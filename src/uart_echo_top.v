==> flow/design.v <==
`timescale 1ns / 1ps
module mod_counter #(
    parameter MODULO    = 10,                
    parameter CNT_WIDTH = $clog2(MODULO)     
)(
    input wire                  i_clk,       
    input wire                  i_rst,       
    output wire [CNT_WIDTH-1:0] o_cnt,       
    output wire                 o_cnt_max    
);
    reg [CNT_WIDTH-1:0] r_cnt;
    wire                 cnt_max = (r_cnt == (MODULO - 1));
    wire [CNT_WIDTH-1:0] n_cnt   = cnt_max ? 0 : (r_cnt + 1);
    assign o_cnt     = r_cnt;
    assign o_cnt_max = cnt_max;
    initial begin
        r_cnt = 0;
    end
    always @(posedge i_clk) begin
        if (i_rst) r_cnt <= 0;
        else       r_cnt <= n_cnt;
    end
endmodule
`timescale 1ns / 1ps
module uart #(
    parameter DATA_BITS = 8  
)(
    input wire                  i_clk,       
    input wire                  i_rst,       
    input wire                  i_rx,        
    input wire                  i_tx_start,  
    input wire  [DATA_BITS-1:0] i_data,      
    output wire                 o_tx,        
    output wire                 o_rx_done,   
    output wire                 o_tx_done,   
    output wire [DATA_BITS-1:0] o_data       
);
    localparam TICKS_PER_BIT = 16;
    localparam N = 54;
    wire tick_en;
    mod_counter #(
        .MODULO(N)
    ) u_baud_gen (
        .i_clk(i_clk),
        .i_rst(i_rst),
        .o_cnt(),
        .o_cnt_max(tick_en)
    );
    uart_rx #(
        .DATA_BITS(DATA_BITS),
        .TICKS_PER_BIT(TICKS_PER_BIT)
    ) u_rx (
        .i_clk(i_clk),
        .i_rst(i_rst),
        .i_rx(i_rx),
        .i_tick_en(tick_en),
        .o_rx_done(o_rx_done),
        .o_data(o_data)
    );
    uart_tx #(
        .DATA_BITS(DATA_BITS),
        .TICKS_PER_BIT(TICKS_PER_BIT)
    ) u_tx (
        .i_clk(i_clk),
        .i_rst(i_rst),
        .i_tx_start(i_tx_start),
        .i_tick_en(tick_en),
        .i_data(i_data),
        .o_tx(o_tx),
        .o_tx_done(o_tx_done)
    );
endmodule
`timescale 1ns / 1ps
module uart_echo_top (
    input wire  i_clk,   
    input wire  i_rx,    
    output wire o_tx     
);
    localparam DATA_BITS = 8;
    wire [DATA_BITS-1:0] data;
    wire rx_done;
    wire tx_done;
    reg  tx_start = 1'b0;
    uart #(
        .DATA_BITS(DATA_BITS)
    ) u_uart (
        .i_clk(i_clk),
        .i_rst(1'b0),
        .i_rx(i_rx),
        .i_tx_start(tx_start),
        .i_data(data),
        .o_tx(o_tx),
        .o_rx_done(rx_done),
        .o_tx_done(tx_done),
        .o_data(data)
    );
    always @(posedge i_clk) begin
        if (rx_done & ~tx_start) begin
            tx_start <= 1'b1;
        end else begin
            tx_start <= 1'b0;
        end
    end
endmodule
`timescale 1ns / 1ps
module uart_rx #(
    parameter DATA_BITS     = 8,     
    parameter TICKS_PER_BIT = 16     
)(
    input wire                  i_clk,       
    input wire                  i_rst,       
    input wire                  i_rx,        
    input wire                  i_tick_en,   
    output reg                  o_rx_done,   
    output wire [DATA_BITS-1:0] o_data       
);
    localparam TICK_CNT_WIDTH = $clog2(TICKS_PER_BIT);
    localparam BIT_CNT_WIDTH  = $clog2(DATA_BITS);
    localparam [1:0] STATE_IDLE  = 2'd0,
                     STATE_START = 2'd1,
                     STATE_DATA  = 2'd2,
                     STATE_STOP  = 2'd3;
    reg                [1:0] r_state, n_state;
    reg [TICK_CNT_WIDTH-1:0] r_tick_cnt, n_tick_cnt;
    reg  [BIT_CNT_WIDTH-1:0] r_bit_cnt, n_bit_cnt;
    reg      [DATA_BITS-1:0] r_data_buf, n_data_buf;
    assign o_data = r_data_buf;
    always @* begin
        n_state    = r_state;
        n_tick_cnt = r_tick_cnt;
        n_bit_cnt  = r_bit_cnt;
        n_data_buf = r_data_buf;
        o_rx_done  = 1'b0;
        case (r_state)
            STATE_IDLE: begin
                if (!i_rx) begin
                    n_state = STATE_START;
                end
            end
            STATE_START: begin
                if (i_tick_en) begin
                    if (r_tick_cnt == (TICKS_PER_BIT / 2 - 1)) begin
                        n_state    = STATE_DATA;
                        n_tick_cnt = 0;
                        n_bit_cnt  = 0;
                    end else begin
                        n_tick_cnt = (r_tick_cnt + 1);
                    end
                end
            end
            STATE_DATA: begin
                if (i_tick_en) begin
                    n_tick_cnt = (r_tick_cnt + 1);
                    if (r_tick_cnt == (TICKS_PER_BIT - 1)) begin
                        n_tick_cnt = 0;
                        n_data_buf = {i_rx, r_data_buf[DATA_BITS-1:1]};
                        if (r_bit_cnt == (DATA_BITS - 1)) begin
                            n_state = STATE_STOP;
                        end else begin
                            n_bit_cnt = (r_bit_cnt + 1);
                        end
                    end
                end
            end
            STATE_STOP: begin
                if (i_tick_en) begin
                    if (r_tick_cnt == (TICKS_PER_BIT - 1)) begin
                        n_state   = STATE_IDLE;
                        o_rx_done = 1'b1;
                    end else begin
                        n_tick_cnt = (r_tick_cnt + 1);
                    end
                end
            end
        endcase
    end
    always @(posedge i_clk) begin
        if (i_rst) begin
            r_state    <= STATE_IDLE;
            r_tick_cnt <= 0;
            r_bit_cnt  <= 0;
            r_data_buf <= 0;
        end else begin
            r_state    <= n_state;
            r_tick_cnt <= n_tick_cnt;
            r_bit_cnt  <= n_bit_cnt;
            r_data_buf <= n_data_buf;
        end
    end
endmodule
`timescale 1ns / 1ps
module uart_tx #(
    parameter DATA_BITS     = 8,     
    parameter TICKS_PER_BIT = 16     
)(
    input wire                 i_clk,        
    input wire                 i_rst,        
    input wire                 i_tx_start,   
    input wire                 i_tick_en,    
    input wire [DATA_BITS-1:0] i_data,       
    output reg                 o_tx,        
    output reg                 o_tx_done    
);
    localparam TICK_CNT_WIDTH = $clog2(TICKS_PER_BIT);
    localparam BIT_CNT_WIDTH  = $clog2(DATA_BITS);
    localparam [1:0] STATE_IDLE  = 2'b00,
                     STATE_START = 2'b01,
                     STATE_DATA  = 2'b10,
                     STATE_STOP  = 2'b11;
    reg                [1:0] r_state, n_state;
    reg [TICK_CNT_WIDTH-1:0] r_tick_cnt, n_tick_cnt;
    reg  [BIT_CNT_WIDTH-1:0] r_bit_cnt, n_bit_cnt;
    reg      [DATA_BITS-1:0] r_data_buf, n_data_buf;
    always @* begin
        n_state    = r_state;
        n_tick_cnt = r_tick_cnt;
        n_bit_cnt  = r_bit_cnt;
        n_data_buf = r_data_buf;
        o_tx       = 1'b1;
        o_tx_done  = 1'b0;
        case (r_state)
            STATE_IDLE: begin
                if (i_tx_start) begin
                    n_state    = STATE_START;
                    n_tick_cnt = 0;
                    n_data_buf = i_data;
                end
            end
            STATE_START: begin
                o_tx = 1'b0;
                if (i_tick_en) begin
                    if (r_tick_cnt == (TICKS_PER_BIT - 1)) begin
                        n_state    = STATE_DATA;
                        n_tick_cnt = 0;
                        n_bit_cnt  = 0;
                    end else begin
                        n_tick_cnt = (r_tick_cnt + 1);
                    end
                end
            end
            STATE_DATA: begin
                o_tx = r_data_buf[0];
                if (i_tick_en) begin
                    n_tick_cnt = (r_tick_cnt + 1);
                    if (r_tick_cnt == (TICKS_PER_BIT - 1)) begin
                        n_tick_cnt = 0;
                        n_data_buf = (r_data_buf >> 1);
                        if (r_bit_cnt == (DATA_BITS - 1)) begin
                            n_state = STATE_STOP;
                        end else begin
                            n_bit_cnt = (r_bit_cnt + 1);
                        end
                    end
                end
            end
            STATE_STOP: begin
                if (i_tick_en) begin
                    if (r_tick_cnt == (TICKS_PER_BIT - 1)) begin
                        n_state   = STATE_IDLE;
                        o_tx_done = 1'b1;
                    end else begin
                        n_tick_cnt = (r_tick_cnt + 1);
                    end
                end
            end
        endcase
    end
    always @(posedge i_clk) begin
        if (i_rst) begin
            r_state    <= STATE_IDLE;
            r_tick_cnt <= 0;
            r_bit_cnt  <= 0;
            r_data_buf <= 0;
        end else begin
            r_state    <= n_state;
            r_tick_cnt <= n_tick_cnt;
            r_bit_cnt  <= n_bit_cnt;
            r_data_buf <= n_data_buf;
        end
    end
endmodule
==> Step by step through the tools: uart_echo_top <==
The steps from the RTL of uart_echo_top to its reports follow in flow order.
Lines are those of the file above, counted from 1.
{ "design": {"design": "uart_echo_top", "clock_port": "i_clk", "library": "sky130hd", "corner": "tt_025C_1v80"} }

==> Word-level counts <==
Counts by Yosys on the flattened word-level netlist (proc, flatten, opt, wreduce; memories kept). Register bits leave out memories and registers merged into their read ports (data or address). Print and check cells are left out. Cells with the same type and inputs are merged into one.
{ "word_totals": {"ff_bits": 41, "in_bits": 2, "output_inout_bits": 1, "elab_cells": 126} }
{ "op_classes": {"n_addsub": 5, "n_eq": 33, "n_mux": 55, "n_logic": 7, "n_reduce_logical": 16} }
{ "ops": {"columns": ["cell", "count"], "rows": [
  ["8-bit 2-to-1 mux", 6],
  ["4-bit 2-to-1 mux", 11],
  ["2-bit 2-to-1 mux", 16],
  ["3-bit 2-to-1 mux", 10],
  ["2-bit != test with constant B", 14],
  ["4-bit parallel mux with 3-bit select", 2],
  ["8-bit AND reduction", 2],
  ["8-bit parallel mux with 2-bit select", 1],
  ["2-bit parallel mux with 4-bit select", 2],
  ["2-bit by 1-bit != test with 1-bit output with constant B", 7],
  ["6-bit AND reduction", 2],
  ["3-bit parallel mux with 2-bit select", 2],
  ["2-bit equality test with constant B", 4],
  ["2-bit OR reduction", 4],
  ["4-bit by 1-bit adder with 4-bit output with constant B", 2],
  ["4-bit equality test with constant B", 2],
  ["4-bit AND reduction", 2],
  ["1-bit NOT", 6],
  ["3-bit by 1-bit adder with 3-bit output with constant B", 2],
  ["3-bit equality test with constant B", 2],
  ["3-bit OR reduction", 2],
  ["6-bit by 1-bit adder with 6-bit output with constant B", 1],
  ["6-bit equality test with constant B", 1],
  ["5-bit AND reduction", 1],
  ["2-bit by 1-bit equality test with 1-bit output with constant B", 2],
  ["2-bit logical NOT", 2],
  ["4-bit by 3-bit equality test with 1-bit output with constant B", 1],
  ["3-bit AND reduction", 1]
]} }
Other operator kinds: 4; their cells: 6.

==> Depth <==
Longest topological path by Yosys (ltp), each cell counted once; first at word level (registers and memories cut), then after technology mapping (sequential cells cut; the memories' decode and read muxes count).
{ "logic_depth": {"ltp_word": 6, "abc_area": 0, "mapped_depth": 6, "ltp_nobuf": 5} }

==> After synthesis <==
The flow's flattened synthesis, as Yosys stat reports it; memories are mapped. The netlist is that of the ABC_AREA named above (0 if unset); the other value can give another one.
{ "by_type": {"columns": ["type", "count", "area_total_um2"], "rows": [
  ["sky130_fd_sc_hd__edfxtp_1", 34, 1.02E+03],
  ["sky130_fd_sc_hd__ha_1", 17, 212.704],
  ["sky130_fd_sc_hd__dfxtp_1", 7, 140.134],
  ["sky130_fd_sc_hd__mux2_2", 7, 78.826],
  ["sky130_fd_sc_hd__nor2b_1", 6, 37.536],
  ["sky130_fd_sc_hd__xor2_1", 4, 35.034],
  ["sky130_fd_sc_hd__nor2_1", 9, 33.782],
  ["sky130_fd_sc_hd__and2_1", 5, 31.28],
  ["sky130_fd_sc_hd__nand3_1", 6, 30.029],
  ["sky130_fd_sc_hd__a2111oi_4", 1, 27.526],
  ["sky130_fd_sc_hd__nand2_1", 7, 26.275],
  ["sky130_fd_sc_hd__or2_2", 4, 25.024],
  ["sky130_fd_sc_hd__inv_1", 6, 22.522],
  ["sky130_fd_sc_hd__nand4_4", 1, 21.27],
  ["sky130_fd_sc_hd__o32ai_1", 2, 17.517],
  ["sky130_fd_sc_hd__xnor2_1", 2, 17.517],
  ["sky130_fd_sc_hd__a211oi_1", 2, 15.014],
  ["sky130_fd_sc_hd__a21oi_1", 3, 15.014]
]} }
Not listed: further types 20, cells in them 26.
{ "synth_totals": {"cells": 149, "yosys_area_um2": 1994.4, "seqArea_um2": 1161.1, "flip_flops": 41, "n_buf": 3} }
The figures by module come from a second, unflattened synthesis with its own total; it is not the netlist above.
{ "unflattened": {"cells_unflattened": 231, "area_unflattened_um2": 2194.6} }
Each row is one instance without its submodules.
{ "modules": {"columns": ["module", "instances", "cells", "mod_area_um2", "seq_area_um2"], "rows": [
  ["uart_tx", 1, 107, 988.4, 380.4],
  ["uart_rx", 1, 95, 908.4, 380.4],
  ["mod_counter #(MODULO=54)", 1, 26, 260.2, 120.1],
  ["uart_echo_top", 1, 3, 37.5, 20.0],
  ["uart #(DATA_BITS=8)", 1, 0, 0.0, 0.0]
]} }

==> Timing after synthesis <==
Path of least setup slack by OpenSTA after synthesis, without wires, with an ideal clock, recovery checks aside; 20% of the period is set as input and as output delay. Where synthesis merged equal registers, the netlist keeps one of their names.
{ "synth_timing": {"path_type": "register -> register", "start": "reg u_uart.u_tx.r_tick_cnt[0]", "end": "reg u_uart.u_tx.r_data_buf[0]", "clock_period_ns": 2.13, "setup_ns": 0.374, "launch_ns": 0.000, "t_arrival_ns": 1.624, "required_ns": 1.756, "path_slack_ns": 0.133, "delay_ns": 1.998, "path_stages": 5, "path_buffers": 0, "synth_period_reached_ns": 1.997} }
"delay_ns" is the arrival time less input delay plus setup time.
"path_stages": output pins that drive a net of the path, with the launching flip-flop's if there is one; two outputs of one cell count as two.
"synth_period_reached_ns" = period - worst setup slack (recovery checks aside). The figure is calculated, with input and output delays left at 20% of the set period.
Between the ends stands the longest chain of elaborated cells between them, by number of cells; it is not shown to be the way that was timed. Of several equally long chains one is given.
A line is the first line of the expression or statement that the cell stems from. Yosys adds cells for indexed reads and writes and turns some case tables into memories.
The path ends at the enable pin of a flip-flop; only ways to that pin are counted.
{ "synth_between": {"path_cell_list": "sky130_fd_sc_hd__edfxtp_1 -> sky130_fd_sc_hd__ha_1 -> sky130_fd_sc_hd__nand3_1 -> sky130_fd_sc_hd__or3_4 -> sky130_fd_sc_hd__a2111oi_4", "elab_chain_len": 3, "cone_cells": 3, "classes_between": "2 x eq/ne; 1 x reduce/logical"} }
{ "synth_rtl": {"columns": ["element", "line", "text"], "rows": [
  ["start, declared", 211, "reg [TICK_CNT_WIDTH-1:0] r_tick_cnt, n_tick_cnt;"],
  ["start, assigned", 271, "r_tick_cnt <= 0;"],
  ["start, assigned", 276, "r_tick_cnt <= n_tick_cnt;"],
  ["4-bit equality test", 245, "if (r_tick_cnt == (TICKS_PER_BIT - 1)) begin"],
  ["2-bit != test", null, null],
  ["4-bit AND reduction", null, null],
  ["end, assigned", 273, "r_data_buf <= 0;"],
  ["end, assigned", 278, "r_data_buf <= n_data_buf;"],
  ["end, declared", 213, "reg      [DATA_BITS-1:0] r_data_buf, n_data_buf;"]
]} }

==> Path in the finished layout <==
From the final timing report of entry A: the path of least setup slack in the routed layout; clock arrival at registers is part of the times.
{ "layout_timing": {"path_type": "register -> register", "start": "reg u_uart.u_tx.r_tick_cnt[0]", "end": "reg u_uart.u_tx.r_data_buf[0]", "clock_period_ns": 2.73, "setup_ns": 0.36, "launch_ns": 0.28, "t_arrival_ns": 2.09, "required_ns": 2.65, "path_slack_ns": 0.55, "path_stages": 5, "path_buffers": 0} }
Between the ends stands the longest chain of elaborated cells between them, by number of cells; it is not shown to be the way that was timed. Of several equally long chains one is given.
The path ends at the enable pin of a flip-flop; only ways to that pin are counted.
{ "layout_between": {"path_cell_list": "sky130_fd_sc_hd__edfxtp_1 -> sky130_fd_sc_hd__ha_1 -> sky130_fd_sc_hd__nand3_1 -> sky130_fd_sc_hd__or3_4 -> sky130_fd_sc_hd__a2111oi_4", "elab_chain_len": 3, "cone_cells": 3, "classes_between": "2 x eq/ne; 1 x reduce/logical"} }
{ "layout_rtl": {"columns": ["element", "line", "text"], "rows": [
  ["start, declared", 211, "reg [TICK_CNT_WIDTH-1:0] r_tick_cnt, n_tick_cnt;"],
  ["start, assigned", 271, "r_tick_cnt <= 0;"],
  ["start, assigned", 276, "r_tick_cnt <= n_tick_cnt;"],
  ["4-bit equality test", 245, "if (r_tick_cnt == (TICKS_PER_BIT - 1)) begin"],
  ["2-bit != test", null, null],
  ["4-bit AND reduction", null, null],
  ["end, assigned", 273, "r_data_buf <= 0;"],
  ["end, assigned", 278, "r_data_buf <= n_data_buf;"],
  ["end, declared", 213, "reg      [DATA_BITS-1:0] r_data_buf, n_data_buf;"]
]} }

Ticket comment

Stored flow runs of uart_echo_top (2 of them; Yosys, OpenROAD, sky130hd). They differ in their settings and are not a sequence. Constraints: input delay and output delay 20% of the set period each, output load 0.01 pF.
"period_reached_ns" is the run's clock period less its worst setup slack. It is reckoned from that one timing run; input and output delays stay at 20% of the period that was set.
By "worst_path_time_ns" is meant the share of the clock period that the worst setup path is allowed (20% is reserved at inputs, 20% at outputs), minus its slack. Clock arrival times at its registers enter into it.
"design_power_w" is the tool's figure for a default switching activity; nothing was simulated.
[
  {
    "run": "entry A",
    "settings": { "period_ns": 2.73, "CORE_UTILIZATION": 32, "SETUP_SLACK_MARGIN": 0.29, "PLACE_DENSITY_LB_ADDON": 0.08, "CORE_ASPECT_RATIO": 1.99, "CELL_PAD_IN_SITES_DETAIL_PLACEMENT": 0, "CTS_CLUSTER_DIAMETER": 285, "CAP_MARGIN": 20, "CORE_MARGIN": 2, "SLEW_MARGIN": 20 },
    "results": { "finalCellArea_um2": 2288.4, "synthesis_area_um2": 1994.4, "worst_setup_slack_ns": 0.551, "finish.utilization_pct": 37.8, "tns_setup_ns": 0.000, "die_um2": 6917.9, "timing.hold.ws_ns": 0.452, "period_reached_ns": 2.179, "design_power_w": 0.002789, "worst_path_time_ns": 2.18, "timing.worst_path_kind": "register -> register" }
  },
  {
    "run": "entry B",
    "settings": { "period_ns": 1.93, "CAP_MARGIN": 20, "CORE_MARGIN": 2, "CORE_UTILIZATION": 40, "SLEW_MARGIN": 20 },
    "results": { "finalCellArea_um2": 2378.5, "synthesis_area_um2": 1994.4, "worst_setup_slack_ns": 0.080, "finish.utilization_pct": 50.0, "tns_setup_ns": 0.000, "die_um2": 5566.6, "timing.hold.ws_ns": 0.444, "period_reached_ns": 1.850, "design_power_w": 0.00389, "worst_path_time_ns": 1.85, "timing.worst_path_kind": "register -> register" }
  }
]
